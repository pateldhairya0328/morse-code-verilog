==> flow/design.v <==
module morse_code_decoder(BINARY_INPUT, SET, ASYNC_RESET, LEDR, CLOCK_50);
	input [5:0] BINARY_INPUT;  
	input SET;  
	input ASYNC_RESET;  
	input CLOCK_50;  
	output LEDR;  
	reg [26:0] FAST_COUNTER = 26'b0;  
	reg [4:0] SLOW_COUNTER = 5'b0;  
	reg ENABLE = 1'b0;  
	reg [12:0] CODE;  
	reg [1:0] STORE_EDGE;  
	wire DET_EDGE;  
	assign DET_EDGE = (STORE_EDGE == 2'b01);
	always@(posedge CLOCK_50 or negedge ASYNC_RESET) begin
		if (~ASYNC_RESET) begin
			CODE <= 'b0;
			ENABLE <= 'b0;
		end
		else begin
			FAST_COUNTER <= FAST_COUNTER + 1;
			if (FAST_COUNTER >= 'd25000000) begin
				SLOW_COUNTER <= (SLOW_COUNTER + 1) & {5{ENABLE}};
				CODE <= (CODE >> 1);
				FAST_COUNTER <= 'b0;
			end
			if (SLOW_COUNTER >= 'd19) begin
				SLOW_COUNTER <= 'b0;
				ENABLE <= 'b0;
			end
			STORE_EDGE <= {STORE_EDGE[0], SET};
			if (DET_EDGE) begin  
				ENABLE <= 1'b1;
				case(BINARY_INPUT)
					5'd0: CODE <= 19'b1110111011101110111;  
					5'd1: CODE <= 13'b0011101110111011101;  
					5'd2: CODE <= 13'b0000111011101110101;  
					5'd3: CODE <= 13'b0000001110111011101;  
					5'd4: CODE <= 13'b0000000011101010101;  
					5'd5: CODE <= 13'b0000000000101010101;  
					5'd6: CODE <= 13'b0000000010101010111;  
					5'd7: CODE <= 13'b0000001010101110111;  
					5'd8: CODE <= 13'b0000101011101110111;  
					5'd9: CODE <= 13'b0010111011101110111;  
					5'd10: CODE <= 13'b0000000000000011101;  
					5'd11: CODE <= 13'b0000000000101010111;  
					5'd12: CODE <= 13'b0000000010111010111;  
					5'd13: CODE <= 13'b0000000000001010111;  
					5'd14: CODE <= 13'b0000000000000000001;  
					5'd15: CODE <= 13'b0000000000101110101;  
					5'd16: CODE <= 13'b0000000000101110111;  
					5'd17: CODE <= 13'b0000000000001010101;  
					5'd18: CODE <= 13'b0000000000000000101;  
					5'd19: CODE <= 13'b0000001110111011101;  
					5'd20: CODE <= 13'b0000000000111010111;  
					5'd21: CODE <= 13'b0000000000101011101;  
					5'd22: CODE <= 13'b0000000000001110111;  
					5'd23: CODE <= 13'b0000000000000010111;  
					5'd24: CODE <= 13'b0000000011101110111;  
					5'd25: CODE <= 13'b0000000010111011101;  
					5'd26: CODE <= 13'b0000001110101110111;  
					5'd27: CODE <= 13'b0000000000001011101;  
					5'd28: CODE <= 13'b0000000000000010101;  
					5'd29: CODE <= 13'b0000000000000000111;  
					5'd30: CODE <= 13'b0000000000001110101;  
					5'd31: CODE <= 13'b0000000000111010101;  
					5'd32: CODE <= 13'b0000000000111011101;  
					5'd33: CODE <= 13'b0000000011101010111;  
					5'd34: CODE <= 13'b0000001110111010111;  
					5'd35: CODE <= 13'b0000000010101110111;  
					default: CODE <= 13'b0;
				endcase
				end
		end
	end
	assign LEDR = CODE[0];
endmodule
Reports on morse_code_decoder
What the tools print for morse_code_decoder, step after step.
Lines are those of the file above, counted from 1.
Operators: Yosys type, input widths -> output width; for muxes data width and select width s.
{"block": "setup", "top": "morse_code_decoder", "clk_port": "CLOCK_50", "cell_library": "sky130hd", "pvt_corner": "tt_025C_1v80"}

Elaborated design
Counts by Yosys on the flattened word-level netlist (proc, flatten, opt, wreduce; memories kept). Register bits leave out memories and registers merged into their read ports (data or address). Print and check cells are left out. Cells with the same type and inputs are merged into one.
Memory sizes are those after Yosys's memory passes, which may raise the word count (mostly to a power of two), join words into wider ones and drop unused or constant bits.
{"block": "bits", "reg_bits": 42, "rom_bits": 384, "mem_count": 1, "out_inout_bits": 1, "wordCells": 11}
{"block": "classes", "addsub": 1, "cmp": 1, "n_eq": 1, "n_mux": 3, "reduce_and_logical": 1}
{"block": "memory_table", "memory": "(no name shown)", "words": 32, "width": 12, "rd": 1, "wr": 0, "line_no": 33, "text": "case(BINARY_INPUT)"}
{"block": "op_table", "operator": "$mux 13", "count": 3}
{"block": "op_table", "operator": "$add 27x1->27 const B", "count": 1}
{"block": "op_table", "operator": "$ge 27x25->1 const B", "count": 1}
{"block": "op_table", "operator": "$eq 2x1->1 const B", "count": 1}
{"block": "op_table", "operator": "$reduce_bool 2->1", "count": 1}

Logic depth
Longest topological path by Yosys (ltp), each cell counted once; first at word level (registers and memories cut), then after technology mapping (sequential cells cut; the memories' decode and read muxes count).
{"block": "logic_depth", "word_depth": 3, "abc_area": 0, "depth_mapped": 7, "ltp_nobuf": 7}

Mapped cells and area
Source: synth_stat.txt of the flow (Yosys; design flattened, memories mapped). It holds for the ABC_AREA given above (unset counts as 0); a run with the other value may have another netlist.
{"block": "types", "cell_type": "sky130_fd_sc_hd__edfxtp_1", "count": 29, "area_total_um2": 870.835}
{"block": "types", "cell_type": "sky130_fd_sc_hd__dfrtp_1", "count": 13, "area_total_um2": 325.312}
{"block": "types", "cell_type": "sky130_fd_sc_hd__nor2_1", "count": 36, "area_total_um2": 135.13}
{"block": "types", "cell_type": "sky130_fd_sc_hd__xor2_1", "count": 15, "area_total_um2": 131.376}
{"block": "types", "cell_type": "sky130_fd_sc_hd__ha_1", "count": 8, "area_total_um2": 100.096}
{"block": "types", "cell_type": "sky130_fd_sc_hd__mux2i_1", "count": 9, "area_total_um2": 90.086}
{"block": "types", "cell_type": "sky130_fd_sc_hd__xnor2_1", "count": 9, "area_total_um2": 78.826}
{"block": "types", "cell_type": "sky130_fd_sc_hd__nand3_1", "count": 14, "area_total_um2": 70.067}
{"block": "types", "cell_type": "sky130_fd_sc_hd__buf_6", "count": 5, "area_total_um2": 56.304}
{"block": "types", "cell_type": "sky130_fd_sc_hd__inv_1", "count": 15, "area_total_um2": 56.304}
{"block": "types", "cell_type": "sky130_fd_sc_hd__nand4_1", "count": 8, "area_total_um2": 50.048}
{"block": "types", "cell_type": "sky130_fd_sc_hd__o21ai_0", "count": 10, "area_total_um2": 50.048}
{"block": "types", "cell_type": "sky130_fd_sc_hd__nand2_1", "count": 13, "area_total_um2": 48.797}
{"block": "types", "cell_type": "sky130_fd_sc_hd__a21oi_1", "count": 9, "area_total_um2": 45.043}
{"block": "types", "cell_type": "sky130_fd_sc_hd__o22ai_1", "count": 6, "area_total_um2": 37.536}
{"block": "types", "cell_type": "sky130_fd_sc_hd__a211o_1", "count": 4, "area_total_um2": 35.034}
{"block": "types", "cell_type": "sky130_fd_sc_hd__nor3_1", "count": 6, "area_total_um2": 30.029}
{"block": "types", "cell_type": "sky130_fd_sc_hd__a21oi_2", "count": 3, "area_total_um2": 26.275}
Other cell types: 28; their cells: 54.
{"block": "synth_totals", "stdcells": 266, "synth_area_um2": 2636.3, "sequential_area_um2": 1196.1, "flip_flops": 42, "buffers": 15}

Timing after synthesis
OpenSTA on the mapped netlist: ideal clock, no wires. The path of least setup slack (recovery checks aside). Input and output delay are each 20% of the period. Register names are those of the netlist, which keeps one name where synthesis merged equal registers.
{"block": "synth_timing", "path_kind": "flip-flop to flip-flop", "from": "register FAST_COUNTER[10]", "to": "register CODE[1]", "tclk_ps": 1840, "setup_ps": 140, "arrival_ps": 1708, "slack_ps": -8, "delay_ps": 1848, "stages": 8, "path_buffers": 2, "synth_period_reached_ps": 1848}
"delay_ps" is the arrival time less input delay plus setup time.
"stages" counts driving pins, that of a launching flip-flop among them; a cell with two outputs on the path counts twice.
"synth_period_reached_ps" is the clock period less the worst setup slack; recovery checks do not enter. This is arithmetic on one report: input and output delays are still those of the set period (20% each).
Between the ends stands the longest chain of elaborated cells between them, by number of cells; it is not shown to be the way that was timed. Of several equally long chains one is given.
Each line given opens the expression or statement behind the cell; cells for indexed reads and writes are added by Yosys, which also makes memories of some case tables.
At most two assigning lines are given for a register; there are more.
{"block": "synth_via", "path_cell_list": "sky130_fd_sc_hd__edfxtp_1 sky130_fd_sc_hd__buf_6 sky130_fd_sc_hd__or4_4 sky130_fd_sc_hd__o32ai_2 sky130_fd_sc_hd__o21ai_2 sky130_fd_sc_hd__buf_6 sky130_fd_sc_hd__mux2i_1 sky130_fd_sc_hd__o22ai_1", "elab_chain_cells": 3, "cone_cells": 4, "cone_lines": 2, "cone_classes": "1 x compare; 2 x mux; 1 x reduce/logical"}
{"block": "synth_lines", "element": "start, declared", "line_no": 7, "text": "reg [26:0] FAST_COUNTER = 26'b0;"}
{"block": "synth_lines", "element": "start, assigned", "line_no": 20, "text": "FAST_COUNTER <= FAST_COUNTER + 1;"}
{"block": "synth_lines", "element": "start, assigned", "line_no": 24, "text": "FAST_COUNTER <= 'b0;"}
{"block": "synth_lines", "element": "$ge 27x25->1", "line_no": 21, "text": "if (FAST_COUNTER >= 'd25000000) begin"}
{"block": "synth_lines", "element": "$mux 13", "line_no": 21}
{"block": "synth_lines", "element": "$mux 13", "line_no": 31, "text": "if (DET_EDGE) begin"}
{"block": "synth_lines", "element": "end, assigned", "line_no": 23, "text": "CODE <= (CODE >> 1);"}
{"block": "synth_lines", "element": "end, assigned", "line_no": 34, "text": "5'd0: CODE <= 19'b1110111011101110111;"}
{"block": "synth_lines", "element": "end, declared", "line_no": 10, "text": "reg [12:0] CODE;"}

Path in the finished layout
From the final timing report of run A: the path of least setup slack in the routed layout; clock arrival at registers is part of the times.
The path's times are printed in steps of 10 ps; the period is the one set.
{"block": "layout_timing", "path_kind": "flip-flop to flip-flop", "from": "register FAST_COUNTER[10]", "to": "register CODE[2]", "tclk_ps": 2850, "setup_ps": 110, "arrival_ps": 2520, "slack_ps": 530, "stages": 6, "path_buffers": 0}
Between the ends stands the longest chain of elaborated cells between them, by number of cells; it is not shown to be the way that was timed. Of several equally long chains one is given.
At most two assigning lines are given for a register; there are more.
{"block": "layout_via", "path_cell_list": "sky130_fd_sc_hd__edfxtp_1 sky130_fd_sc_hd__or4_4 sky130_fd_sc_hd__o32ai_2 sky130_fd_sc_hd__o21ai_4 sky130_fd_sc_hd__nand2b_4 sky130_fd_sc_hd__o22a_1", "elab_chain_cells": 3, "cone_cells": 4, "cone_lines": 2, "cone_classes": "1 x compare; 2 x mux; 1 x reduce/logical"}
{"block": "layout_lines", "element": "start, declared", "line_no": 7, "text": "reg [26:0] FAST_COUNTER = 26'b0;"}
{"block": "layout_lines", "element": "start, assigned", "line_no": 20, "text": "FAST_COUNTER <= FAST_COUNTER + 1;"}
{"block": "layout_lines", "element": "start, assigned", "line_no": 24, "text": "FAST_COUNTER <= 'b0;"}
{"block": "layout_lines", "element": "$ge 27x25->1", "line_no": 21, "text": "if (FAST_COUNTER >= 'd25000000) begin"}
{"block": "layout_lines", "element": "$mux 13", "line_no": 21}
{"block": "layout_lines", "element": "$mux 13", "line_no": 31, "text": "if (DET_EDGE) begin"}
{"block": "layout_lines", "element": "end, assigned", "line_no": 23, "text": "CODE <= (CODE >> 1);"}
{"block": "layout_lines", "element": "end, assigned", "line_no": 34, "text": "5'd0: CODE <= 19'b1110111011101110111;"}
{"block": "layout_lines", "element": "end, declared", "line_no": 10, "text": "reg [12:0] CODE;"}

Below are 2 stored runs of the flow (Yosys, OpenROAD; platform sky130hd) on morse_code_decoder, each with its settings and what was measured, unordered. Constraints: input delay and output delay 20% of the set period each, output load 0.01 pF.
"clock_period_reached_ps": clock period set for the run, less the worst setup slack. It is reckoned from that one timing run; input and output delays stay at 20% of the period that was set.

{"run": "run A", "settings": { "period_ns": 2.85, "CORE_UTILIZATION": 26, "SETUP_SLACK_MARGIN": 0.29, "PLACE_DENSITY_LB_ADDON": 0.15, "CELL_PAD_IN_SITES_DETAIL_PLACEMENT": 2, "GPL_ROUTABILITY_DRIVEN": 1, "CTS_CLUSTER_SIZE": 14, "SLEW_MARGIN": 15, "MAX_ROUTING_LAYER": "met4", "CAP_MARGIN": 20, "CORE_MARGIN": 2 }, "results": { "cell_area_final_um2": 2965.3, "clock_period_reached_ps": 2319, "worst_setup_slack_ps": 531, "layout_utilization_frac": 0.302, "die_um2": 10961.0, "synth_chip_area_um2": 2636.3 }}
{"run": "run B", "settings": { "period_ns": 1.49, "CORE_UTILIZATION": 30, "SETUP_SLACK_MARGIN": 0.29, "PLACE_DENSITY": 0.79, "CORE_MARGIN": 9, "CTS_CLUSTER_SIZE": 61, "CTS_CLUSTER_DIAMETER": 235, "SLEW_MARGIN": 25, "CAP_MARGIN": 20 }, "results": { "worst_setup_slack_ps": -460, "synth_chip_area_um2": 2636.3, "die_um2": 12485.8, "clock_period_reached_ps": 1950, "layout_utilization_frac": 0.408, "cell_area_final_um2": 3420.8 }}
